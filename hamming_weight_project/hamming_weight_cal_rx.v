==> flow/design.v <==
module eight_to_three_encoder (	output [2:0] encoded_value,
			input [7:0] decoded_value);
always@(decoded_value)
begin
	case(decoded_value)
		8'h01:  encoded_value = 3'b000;
		8'h02:  encoded_value = 3'b001;
		8'h04:  encoded_value = 3'b010;
		8'h08:  encoded_value = 3'b011;
		8'h10:  encoded_value = 3'b100;
		8'h20:  encoded_value = 3'b101;
		8'h40:  encoded_value = 3'b110;
		8'h80:  encoded_value = 3'b111;
	endcase
end
endmodule
module adder_par
#(
	parameter INPUT_WIDTH = 1
)
(
	output reg [INPUT_WIDTH:0] adder_output,
	input	[INPUT_WIDTH-1:0] adder_input0,
	input	[INPUT_WIDTH-1:0] adder_input1
);
	always@(adder_input0, adder_input1)
	begin
		adder_output <= ((INPUT_WIDTH+1)'(adder_input0 + adder_input1));  
	end
endmodule
module hamming_weight_cal
#(
	parameter BIT_STRING_LEN = 8,  
	parameter HAMMING_WEIGHT_LEN = 4  
)
(
	output [HAMMING_WEIGHT_LEN-1:0] hamming_weight, 
	input [BIT_STRING_LEN-1:0] bit_string
);
genvar i;  
generate 
	for(i=0;i<(BIT_STRING_LEN/2);i=i+1)
	begin: one_bit_adders
		wire [1:0] adder_output;
		adder_par  #(.INPUT_WIDTH(1))  
				adder_inst 
				(
					.adder_output(adder_output),
					.adder_input0(bit_string[2*i]),
					.adder_input1(bit_string[(2*i)+1]) 
				);
	end
endgenerate
generate
	for(i=0;i<(BIT_STRING_LEN/4);i=i+1)
	begin: two_bit_adders
	wire [2:0] adder_output;
	adder_par #(.INPUT_WIDTH(2))
			adder_inst
			(
				.adder_output(adder_output),
				.adder_input0(one_bit_adders[2*i].adder_output),
				.adder_input1(one_bit_adders[(2*i)+1].adder_output)
			);
	end
endgenerate
generate
	for(i=0;i<(BIT_STRING_LEN/8);i=i+1)
	begin
		adder_par #(.INPUT_WIDTH(3))
				adder_inst
				(
					.adder_output(hamming_weight),
					.adder_input0(two_bit_adders[2*i].adder_output),
					.adder_input1(two_bit_adders[(2*i)+1].adder_output)
				);
	end
endgenerate
endmodule
module hamming_weight_cal_rx
			(
				output  reg [10:0] hamming_weight,  
				input clk,
				input [7:0] bit_string
			);
	reg [7:0] clk_count = 8'h00;  
	reg rx_state = 1'b0;  
	reg total_string_received = 1'b0 ;  
	wire [3:0] hamming_weight_byte;
	always@(posedge clk)
	begin
		case(clk_count)
			8'h00:  
				begin
					case(bit_string)
						8'b11111111:
							begin
								rx_state <= 1'b1;
								clk_count <= 8'h01;
							end
						default:
							begin
								rx_state <= 1'b0;
								clk_count <= 8'h00;
							end
					endcase
				end
			8'h81:
				begin
					rx_state <= 1'b0;  
					clk_count <= 8'h00;  
				end
			default:  
				begin
					clk_count <= clk_count+1;  
				end
		endcase
	end
   hamming_weight_cal #(.BIT_STRING_LEN(8), .HAMMING_WEIGHT_LEN(4)) 
	hamming_weight_cal_instant(.bit_string(bit_string),.hamming_weight(hamming_weight_byte));
   always@(posedge clk)
   begin
	if(clk_count >= 1)
	begin
		hamming_weight <= hamming_weight +{7'b000,hamming_weight_byte};
	end
	else
	begin
		hamming_weight <= 0; 
	end
   end
genvar i,j;
wire [2:0] bit_position [7:0];
reg [10:0] final_bit_position [7:0];
wire [10:0] bit_position_offset[7:0];
reg  [10:0] bit_position_memory[1023:0];
reg  [1023:0] total_bit_string;
always@(clk_count)
begin
	if(clk_count>1)  
	begin
		total_bit_string[8*(clk_count-2)+:8] <= bit_string;
	end
	else if (clk_count==0)
	begin
		total_bit_string <= 1024'bX;
	end
end
generate 
	for(i=0;i<8;i=i+1)
	begin: bit_position_offset_assign
		assign bit_position_offset[i][10:0] = 8*(clk_count-2);
	end
endgenerate
generate
	for(i=0;i<8;i=i+1)
	begin:encoders
		wire [7:0] decoded_value;
		assign decoded_value = (bit_string & ((8)'(2**i)));
		eight_to_three_encoder encoder_instant(.encoded_value(bit_position[i]), .decoded_value(decoded_value));
	end
endgenerate
always@(clk_count)
begin
	if(clk_count > 2)
	begin
		final_bit_position[0][10:0] <= bit_position[0][2:0] + bit_position_offset[0][10:0];
		bit_position_memory[(clk_count-3)*8][10:0] <= final_bit_position[0][10:0]; 
		final_bit_position[1][10:0] <= bit_position[1][2:0] + bit_position_offset[1][10:0];
		bit_position_memory[(clk_count-3)*8+1][10:0] <= final_bit_position[1][10:0]; 
		final_bit_position[2][10:0] <= bit_position[2][2:0] + bit_position_offset[2][10:0];
		bit_position_memory[(clk_count-3)*8+2][10:0] <= final_bit_position[2][10:0]; 
		final_bit_position[3][10:0] <= bit_position[3][2:0] + bit_position_offset[3][10:0];
		bit_position_memory[(clk_count-3)*8+3][10:0] <= final_bit_position[3][10:0]; 
		final_bit_position[4][10:0] <= bit_position[4][2:0] + bit_position_offset[4][10:0];
		bit_position_memory[(clk_count-3)*8+4][10:0] <= final_bit_position[4][10:0]; 
		final_bit_position[5][10:0] <= bit_position[5][2:0] + bit_position_offset[5][10:0];
		bit_position_memory[(clk_count-3)*8+5][10:0] <= final_bit_position[5][10:0]; 
		final_bit_position[6][10:0] <= bit_position[6][2:0] + bit_position_offset[6][10:0];
		bit_position_memory[(clk_count-3)*8+6][10:0] <= final_bit_position[6][10:0]; 
		final_bit_position[7][10:0] <= bit_position[7][2:0] + bit_position_offset[7][10:0];
		bit_position_memory[(clk_count-3)*8+7][10:0] <= final_bit_position[7][10:0]; 
	end
	else if(clk_count == 2)
	begin
		final_bit_position[0][10:0] <= bit_position[0][2:0] + bit_position_offset[0][10:0];
		final_bit_position[1][10:0] <= bit_position[1][2:0] + bit_position_offset[1][10:0];
		final_bit_position[2][10:0] <= bit_position[2][2:0] + bit_position_offset[2][10:0];
		final_bit_position[3][10:0] <= bit_position[3][2:0] + bit_position_offset[3][10:0];
		final_bit_position[4][10:0] <= bit_position[4][2:0] + bit_position_offset[4][10:0];
		final_bit_position[5][10:0] <= bit_position[5][2:0] + bit_position_offset[5][10:0];
		final_bit_position[6][10:0] <= bit_position[6][2:0] + bit_position_offset[6][10:0];
		final_bit_position[7][10:0] <= bit_position[7][2:0] + bit_position_offset[7][10:0];
	end
	if(clk_count==129)
	begin
		bit_position_memory[1016][10:0] <= bit_position[0][2:0] + bit_position_offset[0][10:0];
		bit_position_memory[1017][10:0] <= bit_position[1][2:0] + bit_position_offset[1][10:0];
		bit_position_memory[1018][10:0] <= bit_position[2][2:0] + bit_position_offset[2][10:0];
		bit_position_memory[1019][10:0] <= bit_position[3][2:0] + bit_position_offset[3][10:0];
		bit_position_memory[1020][10:0] <= bit_position[4][2:0] + bit_position_offset[4][10:0];
		bit_position_memory[1021][10:0] <= bit_position[5][2:0] + bit_position_offset[5][10:0];
		bit_position_memory[1022][10:0] <= bit_position[6][2:0] + bit_position_offset[6][10:0];
		bit_position_memory[1023][10:0] <= bit_position[7][2:0] + bit_position_offset[7][10:0];
	end
end
always@(clk_count)
begin
	case(clk_count)
		8'h81: total_string_received <= 1'b1;
		default: total_string_received <= 1'b0;
	endcase
end
endmodule
# --- Reports on hamming_weight_cal_rx ---
# The steps from the RTL of hamming_weight_cal_rx to its reports follow in flow order.
# Lines are those of the file above, counted from 1.
# Cell names lack the library's common part.
inputs:
  design: "hamming_weight_cal_rx"
  clk_port: "clk"
  library: "sky130hd"
  pvt_corner: "tt_025C_1v80"

# --- Word level ---
# Source: Yosys, flattened and elaborated. Widths are those after wreduce; folded enables and synchronous resets count as part of the registers. Registers that Yosys merges into a memory's read port (data or address) are not register bits. Print and check cells do not count. Equal cells are merged and count once.
classes:
  eq_ne: 2
  n_cmp: 1
  n_reduce_logical: 1
  add_sub_neg: 9
  mux: 2
ops:
  columns: ["operator", "count"]
  rows:
  - ["8-bit equality test (second input constant)", 2]
  - ["8-bit parallel mux with 2-bit select", 1]
  - ["11-bit by 4-bit adder with 11-bit output", 1]
  - ["1-bit by 1-bit adder with 2-bit output", 4]
  - ["8-bit by 1-bit adder with 8-bit output (second input constant)", 1]
  - ["8-bit by 1-bit >= comparator with 1-bit output (second input constant)", 1]
  - ["8-bit zero test", 1]
  - ["2-bit by 2-bit adder with 3-bit output", 2]
  - ["3-bit by 3-bit adder with 4-bit output", 1]
  - ["1-bit 2-to-1 mux", 1]
bits:
  input_bits: 9
  elab_cells: 17
  reg_bits: 19

# --- Longest topological paths ---
# Longest topological path by Yosys (ltp), each cell counted once; first at word level (registers and memories cut), then after technology mapping (sequential cells cut; the memories' decode and read muxes count).
logic_depth:
  word_depth: 4
  ABC_AREA: 0
  ltp_mapped: 11
  ltp_nobuf: 11

# --- Synthesis result ---
# The flow's flattened synthesis, as Yosys stat reports it; memories are mapped. The netlist is that of the ABC_AREA named above (0 if unset); the other value can give another one.
# Totals and module areas in this step are rounded.
mapped:
  cells: 117
  flip_flops: 19
  buffers: 1
  mapped_area_um2: 1120
  seqArea_um2: 380
by_type:
  columns: ["cell_type", "count", "type_area_um2"]
  rows:
  - ["dfxtp_1", 19, 380.365]
  - ["ha_1", 10, 125.12]
  - ["fa_1", 5, 100.096]
  - ["xnor2_1", 8, 70.067]
  - ["inv_1", 14, 52.55]
  - ["nor2_1", 13, 48.797]
  - ["nand3_1", 8, 40.038]
  - ["mux2_2", 3, 33.782]
  - ["nor2b_1", 4, 25.024]
  - ["nor4_4", 1, 21.27]
  - ["a21oi_1", 4, 20.019]
  - ["xor2_1", 2, 17.517]
  - ["a211oi_1", 2, 15.014]
  - ["buf_6", 1, 11.261]
  - ["or4_4", 1, 11.261]
  - ["mux2i_1", 1, 10.01]
  - ["o21ai_0", 2, 10.01]
  - ["and2b_2", 1, 8.758]
# Other cell types: 17; their cells: 18.
# By module: a second synthesis without flattening, with its own total; a netlist apart from the flattened one above.
unflattened:
  cells_unflattened: 130
  hier_area_um2: 1190
# Rows give one instance, submodules left out.
modules:
  columns: ["mod", "n_cells", "mod_area_um2", "instances"]
  rows:
  - ["hamming_weight_cal_rx", 100, 946, 1]
  - ["adder_par (INPUT_WIDTH=2)", 7, 51.3, 2]
  - ["adder_par (INPUT_WIDTH=3)", 12, 95.1, 1]
  - ["adder_par (INPUT_WIDTH=1)", 1, 12.5, 4]
  - ["hamming_weight_cal", 0, 0.0, 1]

# --- Path before layout ---
# Path of least setup slack by OpenSTA after synthesis, without wires, with an ideal clock, recovery checks aside; 20% of the period is set as input and as output delay. Where synthesis merged equal registers, the netlist keeps one of their names.
synth_path:
  kind: "input to register"
  startpoint: "in bit_string[0]"
  endpoint: "reg hamming_weight[8]"
  path_stages: 11
  slack_ps: 1453
  path_buffers: 0
  t_first_pin_ps: 1072
  t_required_ps: 5245
  clock_period_ps: 5360
  arrival_time_ps: 3792
  path_delay_ps: 2835
  setup_ps: 115
  in_delay_ps: 1072
  period_less_setup_slack_ps: 3907
# "path_delay_ps" = arrival - input delay + setup time.
# "path_stages" counts driving pins, that of a launching flip-flop among them; a cell with two outputs on the path counts twice.
# "period_less_setup_slack_ps" = period - worst setup slack (recovery checks aside). The figure is calculated, with input and output delays left at 20% of the set period.
# The rows between start and end are the longest chain of elaborated cells between them; the timing report does not say that the signal goes this way. Where chains are equally long, one stands for them.
# Each line given opens the expression or statement behind the cell; cells for indexed reads and writes are added by Yosys, which also makes memories of some case tables.
synth_between:
  path_cell_list: "fa_1 inv_1 fa_1 fa_1 fa_1 inv_1 fa_1 a211oi_1 nor3_1 xnor2_1 nor2_1"
  elab_chain_cells: 4
  cone_cells: 4
  lines_between: 2
  cone_classes: "add/sub (4)"
synth_rtl:
  columns: ["element", "line", "source"]
  rows:
  - ["start, declared", 84, "input [7:0] bit_string"]
  - ["1-bit by 1-bit adder with 2-bit output", 28, "adder_output <= ((INPUT_WIDTH+1)'(adder_input0 + adder_input1));"]
  - ["2-bit by 2-bit adder with 3-bit output", 28, null]
  - ["3-bit by 3-bit adder with 4-bit output", 28, null]
  - ["11-bit by 4-bit adder with 11-bit output", 125, "hamming_weight <= hamming_weight +{7'b000,hamming_weight_byte};"]
  - ["end, assigned", 125, null]
  - ["end, assigned", 129, "hamming_weight <= 0;"]
  - ["end, declared", 82, "output reg [10:0] hamming_weight,"]

# --- Worst path after layout ---
# From the final timing report of stored run 1: the path of least setup slack in the routed layout; clock arrival at registers is part of the times.
# The report prints the path's times to 10 ps; the period is as set.
layout_path:
  kind: "input to register"
  startpoint: "in bit_string[2]"
  endpoint: "reg hamming_weight[6]"
  clock_period_ps: 3870
  in_delay_ps: 770
  setup_ps: 130
  t_required_ps: 4030
  path_buffers: 2
  path_stages: 12
  arrival_time_ps: 3630
  t_first_pin_ps: 770
  slack_ps: 400
# The rows between start and end are the longest chain of elaborated cells between them; the timing report does not say that the signal goes this way. Where chains are equally long, one stands for them.
layout_between:
  path_cell_list: "buf_8 fa_1 inv_1 fa_1 fa_1 fa_2 inv_2 fa_2 a211oi_4 buf_4 or3_1 a21oi_1"
  elab_chain_cells: 4
  cone_cells: 4
  lines_between: 2
  cone_classes: "add/sub (4)"
layout_rtl:
  columns: ["element", "line", "source"]
  rows:
  - ["start, declared", 84, "input [7:0] bit_string"]
  - ["1-bit by 1-bit adder with 2-bit output", 28, "adder_output <= ((INPUT_WIDTH+1)'(adder_input0 + adder_input1));"]
  - ["2-bit by 2-bit adder with 3-bit output", 28, null]
  - ["3-bit by 3-bit adder with 4-bit output", 28, null]
  - ["11-bit by 4-bit adder with 11-bit output", 125, "hamming_weight <= hamming_weight +{7'b000,hamming_weight_byte};"]
  - ["end, assigned", 125, null]
  - ["end, assigned", 129, "hamming_weight <= 0;"]
  - ["end, declared", 82, "output reg [10:0] hamming_weight,"]

# Measured results for hamming_weight_cal_rx: 2 stored runs of the Yosys and OpenROAD flow on sky130hd. The settings differ; the order carries no meaning. The constraints put input and output delay at 20% of the set period each and load the outputs with 0.01 pF.
# By "clock_period_reached_ps" is meant the clock period of the run minus its worst setup slack. This is arithmetic on one report: input and output delays are still those of the set period (20% each).
# "worst_path_time_ps": the worst setup path's part of the clock period (all of it between registers, 20% less for each end at a port) less its slack. A launch clock that arrives late makes it longer, a capture clock that arrives late makes it shorter.
# By "power_total_uw" is meant OpenSTA's value without simulated activity: inputs other than the clock are taken to toggle once in ten clock periods, and the tool carries that through the logic.
# "worst_path_time_ps" is known to 10 ps.
# The measured numbers are rounded.
runs:
  - name: "stored run 1"
    settings:
      period_ns: 3.87
      SETUP_SLACK_MARGIN: 1.01
      CAP_MARGIN: 20
      CORE_MARGIN: 2
      CORE_UTILIZATION: 40
      SLEW_MARGIN: 20
    results:
      tns_ps: 0
      total_die_area_um2: 3240
      synth_chip_area_um2: 1120
      hold_ws_ps: 499
      worst_path_time_ps: 2700
      worst_setup_path_type: "input to register"
      power_total_uw: 752
      post_route_util_pct: 54.4
      stdcell_area_um2: 1470
      clock_period_reached_ps: 3470
      setup_worst_slack_ps: 400
  - name: "stored run 2"
    settings:
      period_ns: 4.11
      CORE_UTILIZATION: 41
      SETUP_SLACK_MARGIN: 0.05
      PLACE_DENSITY_LB_ADDON: 0.26
      CORE_ASPECT_RATIO: 0.91
      CELL_PAD_IN_SITES_GLOBAL_PLACEMENT: 2
      GPL_TIMING_DRIVEN: 1
      GPL_ROUTABILITY_DRIVEN: 1
      SLEW_MARGIN: 35
      CAP_MARGIN: 20
      CORE_MARGIN: 2
    results:
      power_total_uw: 636
      clock_period_reached_ps: 3896
      total_die_area_um2: 3160
      tns_ps: 0
      setup_worst_slack_ps: 214
      post_route_util_pct: 52.4
      worst_path_time_ps: 3070
      worst_setup_path_type: "input to register"
      stdcell_area_um2: 1390
      hold_ws_ps: 490
      synth_chip_area_um2: 1120
